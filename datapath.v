==> flow/design.v <==
module datapath(lt,gt,eq,ld_item,ld_price,ld_bal,ld_coin,coin_sel,bal_sel,item_sel,clk,reset);
parameter ITEM0_PRICE=8'd10,ITEM1_PRICE=8'd20,ITEM2_PRICE=8'd50,ITEM3_PRICE=8'd100;
parameter COIN0_PRICE=8'd0,COIN1_PRICE=8'd5,COIN2_PRICE=8'd10,COIN3_PRICE=8'd20;
output lt,gt,eq;
input [1:0] bal_sel,coin_sel,item_sel;
input ld_item,ld_price,ld_bal,ld_coin,clk,reset;
wire [7:0] item_out,price_out,bal_out,coin_mux_out,coin_out,sub_out,add_out,bal_mux_out;
wire [1:0] item_reg_out;
mux4to1 ITEM(.out(item_out),.in({ITEM3_PRICE, ITEM2_PRICE, ITEM1_PRICE, ITEM0_PRICE}),.sel(item_reg_out));
reg2 ITEM_REG(item_reg_out,item_sel,ld_item,clk,reset);
reg8 PRICE(price_out,item_out,ld_price,clk,reset);
comp COMP(lt,gt,eq,bal_out,price_out);
reg8 BAL_REG(bal_out,bal_mux_out,ld_bal,clk,reset);
adder ADDER(add_out,coin_out,bal_out);
sub SUB(sub_out,bal_out,price_out);
reg8 COIN_REG(coin_out,coin_mux_out,ld_coin,clk,reset);
mux4to1 COIN(.out(coin_mux_out),.in({COIN3_PRICE,COIN2_PRICE,COIN1_PRICE,COIN0_PRICE}),.sel(coin_sel));
mux4to1 MUX(.out(bal_mux_out),.in({bal_out,sub_out,add_out,8'd0}),.sel(bal_sel));
endmodule
module mux4to1(out,in,sel);
input [31:0] in;
input [1:0] sel;
output [7:0] out;
assign out = in[sel*8 +: 8];
endmodule
module adder(sum,a,b);
input [7:0] a,b;
output [7:0] sum;
assign sum = a+b;
endmodule
module sub(diff,x,y);
input [7:0] x,y;
output [7:0] diff;
assign diff = x-y;
endmodule
module comp(lt,gt,eq,p,q);
input [7:0] p,q;
output lt,gt,eq;
assign lt = p<q;
assign gt = p>q;
assign eq = p==q;
endmodule
module reg8(out,in,ld,clk,reset);
input [7:0] in;
output reg [7:0] out;
input ld,clk,reset;
always @(posedge clk)
if(reset)
out<=8'd0;
else if(ld)
out<=in;
endmodule
module reg2(out,in,ld,clk,reset);
input [1:0] in;
output reg [1:0] out;
input ld,clk,reset;
always @(posedge clk)
if(reset)
out<=2'd0;
else if(ld)
out<=in;
endmodule
Tool chain data of datapath
The steps from the RTL of datapath to its reports follow in flow order.
Line numbers count from 1 in the design file above.
Operators: Yosys type, input widths -> output width; for muxes data width and select width s.
Library cell names are shortened.
{"block": "inputs", "top": "datapath", "clk_port": "clk", "library": "sky130hd", "corner": "tt_025C_1v80"}

Word-level counts
Source: Yosys, flattened and elaborated, memories not mapped. Widths are those after wreduce; folded enables and synchronous resets count as part of the registers. Registers that Yosys merges into a memory's read port (data or address) are not register bits. Print and check cells do not count. Equal cells are merged and count once.
{"block": "word_totals", "ff_bits": 26, "in_bits": 12, "out_inout_bits": 3, "elab_cells": 12}
{"block": "op_classes", "addsub": 2, "n_cmp": 2, "equal": 1, "shifts": 3}
{"block": "op_table", "cell": "$shiftx 32x6->8 const A", "count": 2}
{"block": "op_table", "cell": "$shiftx 32x6->8", "count": 1}
{"block": "op_table", "cell": "$add 8x8->8", "count": 1}
{"block": "op_table", "cell": "$sub 8x8->8", "count": 1}
{"block": "op_table", "cell": "$gt 8x8->1", "count": 1}
{"block": "op_table", "cell": "$lt 8x8->1", "count": 1}
{"block": "op_table", "cell": "$eq 8x8->1", "count": 1}

Logic depth
Yosys ltp: most cells in a row. Word level: on the elaborated netlist, between registers, memories and ports. Mapped: between sequential cells and ports; inverters and the memories' decode and read muxes count.
{"block": "logic_depth", "ltp_word": 2, "ABC_AREA": 0, "ltp_mapped": 7, "ltp_nobuf": 7}

Mapped cells and area
Yosys stat after the flow's synthesis: flattened, memories mapped to cells. It holds for the ABC_AREA given above (unset counts as 0); a run with the other value may have another netlist.
The area totals of this step are shown rounded.
{"block": "synth_totals", "stdcells": 167, "area_um2": 1400, "sequential_area_um2": 400, "ffs": 20, "buf_cells": 6}
{"block": "types", "cell": "dfxtp_1", "count": 20, "area_total_um2": 400.384}
{"block": "types", "cell": "ha_1", "count": 14, "area_total_um2": 175.168}
{"block": "types", "cell": "mux2i_1", "count": 9, "area_total_um2": 90.086}
{"block": "types", "cell": "nor2_1", "count": 20, "area_total_um2": 75.072}
{"block": "types", "cell": "a21oi_1", "count": 12, "area_total_um2": 60.058}
{"block": "types", "cell": "inv_1", "count": 14, "area_total_um2": 52.55}
{"block": "types", "cell": "nand2_1", "count": 12, "area_total_um2": 45.043}
{"block": "types", "cell": "nor3_1", "count": 7, "area_total_um2": 35.034}
{"block": "types", "cell": "xnor2_1", "count": 4, "area_total_um2": 35.034}
{"block": "types", "cell": "xor2_1", "count": 4, "area_total_um2": 35.034}
{"block": "types", "cell": "a221oi_1", "count": 3, "area_total_um2": 26.275}
{"block": "types", "cell": "a211oi_2", "count": 2, "area_total_um2": 25.024}
{"block": "types", "cell": "nand3b_1", "count": 3, "area_total_um2": 22.522}
{"block": "types", "cell": "o211ai_1", "count": 3, "area_total_um2": 22.522}
{"block": "types", "cell": "fa_1", "count": 1, "area_total_um2": 20.019}
{"block": "types", "cell": "nand4b_1", "count": 2, "area_total_um2": 17.517}
{"block": "types", "cell": "o32ai_2", "count": 1, "area_total_um2": 16.266}
{"block": "types", "cell": "o41ai_2", "count": 1, "area_total_um2": 16.266}
Other cell types: 24; their cells: 35.
The figures by module come from a second, unflattened synthesis with its own total; it is not the netlist above.
{"block": "hier_totals", "cells_unflattened": 230, "area_unflattened_um2": 2400}
Rows give one instance, submodules left out.
{"block": "modules", "module": "reg8", "instances": 3, "cells": 26, "mod_area_um2": 290, "seq_area_um2": 160}
{"block": "modules", "module": "mux4to1", "instances": 3, "cells": 10, "mod_area_um2": 200, "seq_area_um2": 0.0}
{"block": "modules", "module": "adder", "instances": 1, "cells": 42, "mod_area_um2": 330, "seq_area_um2": 0.0}
{"block": "modules", "module": "sub", "instances": 1, "cells": 43, "mod_area_um2": 330, "seq_area_um2": 0.0}
{"block": "modules", "module": "comp", "instances": 1, "cells": 29, "mod_area_um2": 230, "seq_area_um2": 0.0}
{"block": "modules", "module": "reg2", "instances": 1, "cells": 6, "mod_area_um2": 68, "seq_area_um2": 40}
{"block": "modules", "module": "datapath", "instances": 1, "cells": 2, "mod_area_um2": 7.5, "seq_area_um2": 0.0}

Timing after synthesis
Path of least setup slack by OpenSTA after synthesis, without wires, with an ideal clock, recovery checks aside; 20% of the period is set as input and as output delay. Where synthesis merged equal registers, the netlist keeps one of their names.
{"block": "synth_timing", "path_type": "register -> output", "startpoint": "register PRICE.out[3]", "endpoint": "output lt", "tclk_ns": 2.47, "output_delay_ns": 0.494, "launch_ns": 0.000, "arrival_time_ns": 1.476, "required_time_ns": 1.976, "setup_slack_ns": 0.500, "path_delay_ns": 1.476, "stages": 8, "n_path_buf": 0, "synth_period_reached_ns": 1.97}
"path_delay_ns" is the arrival time less input delay plus setup time.
At an output port there is no setup time.
"stages" counts driving pins, that of a launching flip-flop among them; a cell with two outputs on the path counts twice.
"synth_period_reached_ns" = period - worst setup slack (recovery checks aside). The figure is calculated, with input and output delays left at 20% of the set period.
The rows between start and end are the longest chain of elaborated cells between them; the timing report does not say that the signal goes this way. Where chains are equally long, one stands for them.
Each line given opens the expression or statement behind the cell; cells for indexed reads and writes are added by Yosys, which also makes memories of some case tables.
{"block": "synth_between", "path_cell_list": "dfxtp_1 > inv_1 > ha_1 > o21ai_1 > a21oi_1 > o21a_1 > o21a_1 > nor3_1", "elab_chain_len": 1, "cells_between": 1, "lines_between": 1, "cone_classes": "compare (1)"}
{"block": "synth_lines", "item": "from (decl)", "line": 45, "source": "output reg [7:0] out;"}
{"block": "synth_lines", "item": "from (assign)", "line": 49, "source": "out<=8'd0;"}
{"block": "synth_lines", "item": "from (assign)", "line": 51, "source": "out<=in;"}
{"block": "synth_lines", "item": "$lt 8x8->1", "line": 39, "source": "assign lt = p<q;"}
{"block": "synth_lines", "item": "to (decl)", "line": 4, "source": "output lt,gt,eq;"}

Worst path after layout
From the final timing report of stored run 1: the path of least setup slack in the routed layout; clock arrival at registers is part of the times.
{"block": "layout_timing", "path_type": "register -> output", "startpoint": "register BAL_REG.out[5]", "endpoint": "output eq", "tclk_ns": 2.82, "output_delay_ns": 0.56, "launch_ns": 0.26, "arrival_time_ns": 2.15, "required_time_ns": 2.26, "setup_slack_ns": 0.10, "stages": 5, "n_path_buf": 1}
The rows between start and end are the longest chain of elaborated cells between them; the timing report does not say that the signal goes this way. Where chains are equally long, one stands for them.
{"block": "layout_between", "path_cell_list": "dfxtp_1 > ha_1 > nand4_1 > nor4_2 > clkdlybuf4s50_1", "elab_chain_len": 1, "cells_between": 1, "lines_between": 1, "cone_classes": "eq/ne (1)"}
{"block": "layout_lines", "item": "from (decl)", "line": 45, "source": "output reg [7:0] out;"}
{"block": "layout_lines", "item": "from (assign)", "line": 49, "source": "out<=8'd0;"}
{"block": "layout_lines", "item": "from (assign)", "line": 51, "source": "out<=in;"}
{"block": "layout_lines", "item": "$eq 8x8->1", "line": 41, "source": "assign eq = p==q;"}
{"block": "layout_lines", "item": "to (decl)", "line": 4, "source": "output lt,gt,eq;"}

datapath through Yosys and OpenROAD on sky130hd: 2 stored runs, unordered, with their settings and measured results. The constraints put input and output delay at 20% of the set period each and load the outputs with 0.01 pF.
"clock_period_reached_ns" = clock period - worst setup slack. The figure is calculated, with input and output delays left at 20% of the set period.
"timing.worst_path_ns" = time allowed to the worst setup path (clock period - input delay - output delay, where it has them) - its slack; a late launch clock adds to it, a late capture clock takes from it.
"power.total_w" rests on the timing tool's default activity at the inputs, not on a simulated workload.
Results are given in rounded form.

{"run": "stored run 1", "settings": { "period_ns": 2.82, "CORE_UTILIZATION": 33, "PLACE_DENSITY_LB_ADDON": 0.14, "CORE_ASPECT_RATIO": 1.98, "CELL_PAD_IN_SITES_GLOBAL_PLACEMENT": 2, "ABC_AREA": 0, "GPL_ROUTABILITY_DRIVEN": 1, "CTS_CLUSTER_SIZE": 86, "SLEW_MARGIN": 5, "MAX_ROUTING_LAYER": "met4", "CAP_MARGIN": 20, "CORE_MARGIN": 2 }, "results": { "design_die_area_um2": 4800, "final_cell_area_um2": 1700, "yosys.chip_area_um2": 1400, "power.total_w": 0.00085, "fin_hold_ws_ns": 0.47, "clock_period_reached_ns": 2.717, "worst_setup_slack_ns": 0.10, "timing.worst_path_ns": 2.15, "worstPathKind": "register -> output", "tns_setup_ns": 0.000, "utilization_pct": 41 }}
{"run": "stored run 2", "settings": { "period_ns": 2.85, "CORE_UTILIZATION": 38, "PLACE_DENSITY_LB_ADDON": 0.29, "CORE_MARGIN": 8, "GPL_ROUTABILITY_DRIVEN": 1, "CAP_MARGIN": 20, "SLEW_MARGIN": 20 }, "results": { "timing.worst_path_ns": 2.16, "worstPathKind": "register -> output", "power.total_w": 0.00081, "worst_setup_slack_ns": 0.12, "design_die_area_um2": 5900, "tns_setup_ns": 0.000, "utilization_pct": 46, "fin_hold_ws_ns": 0.48, "yosys.chip_area_um2": 1400, "clock_period_reached_ns": 2.735, "final_cell_area_um2": 1700 }}
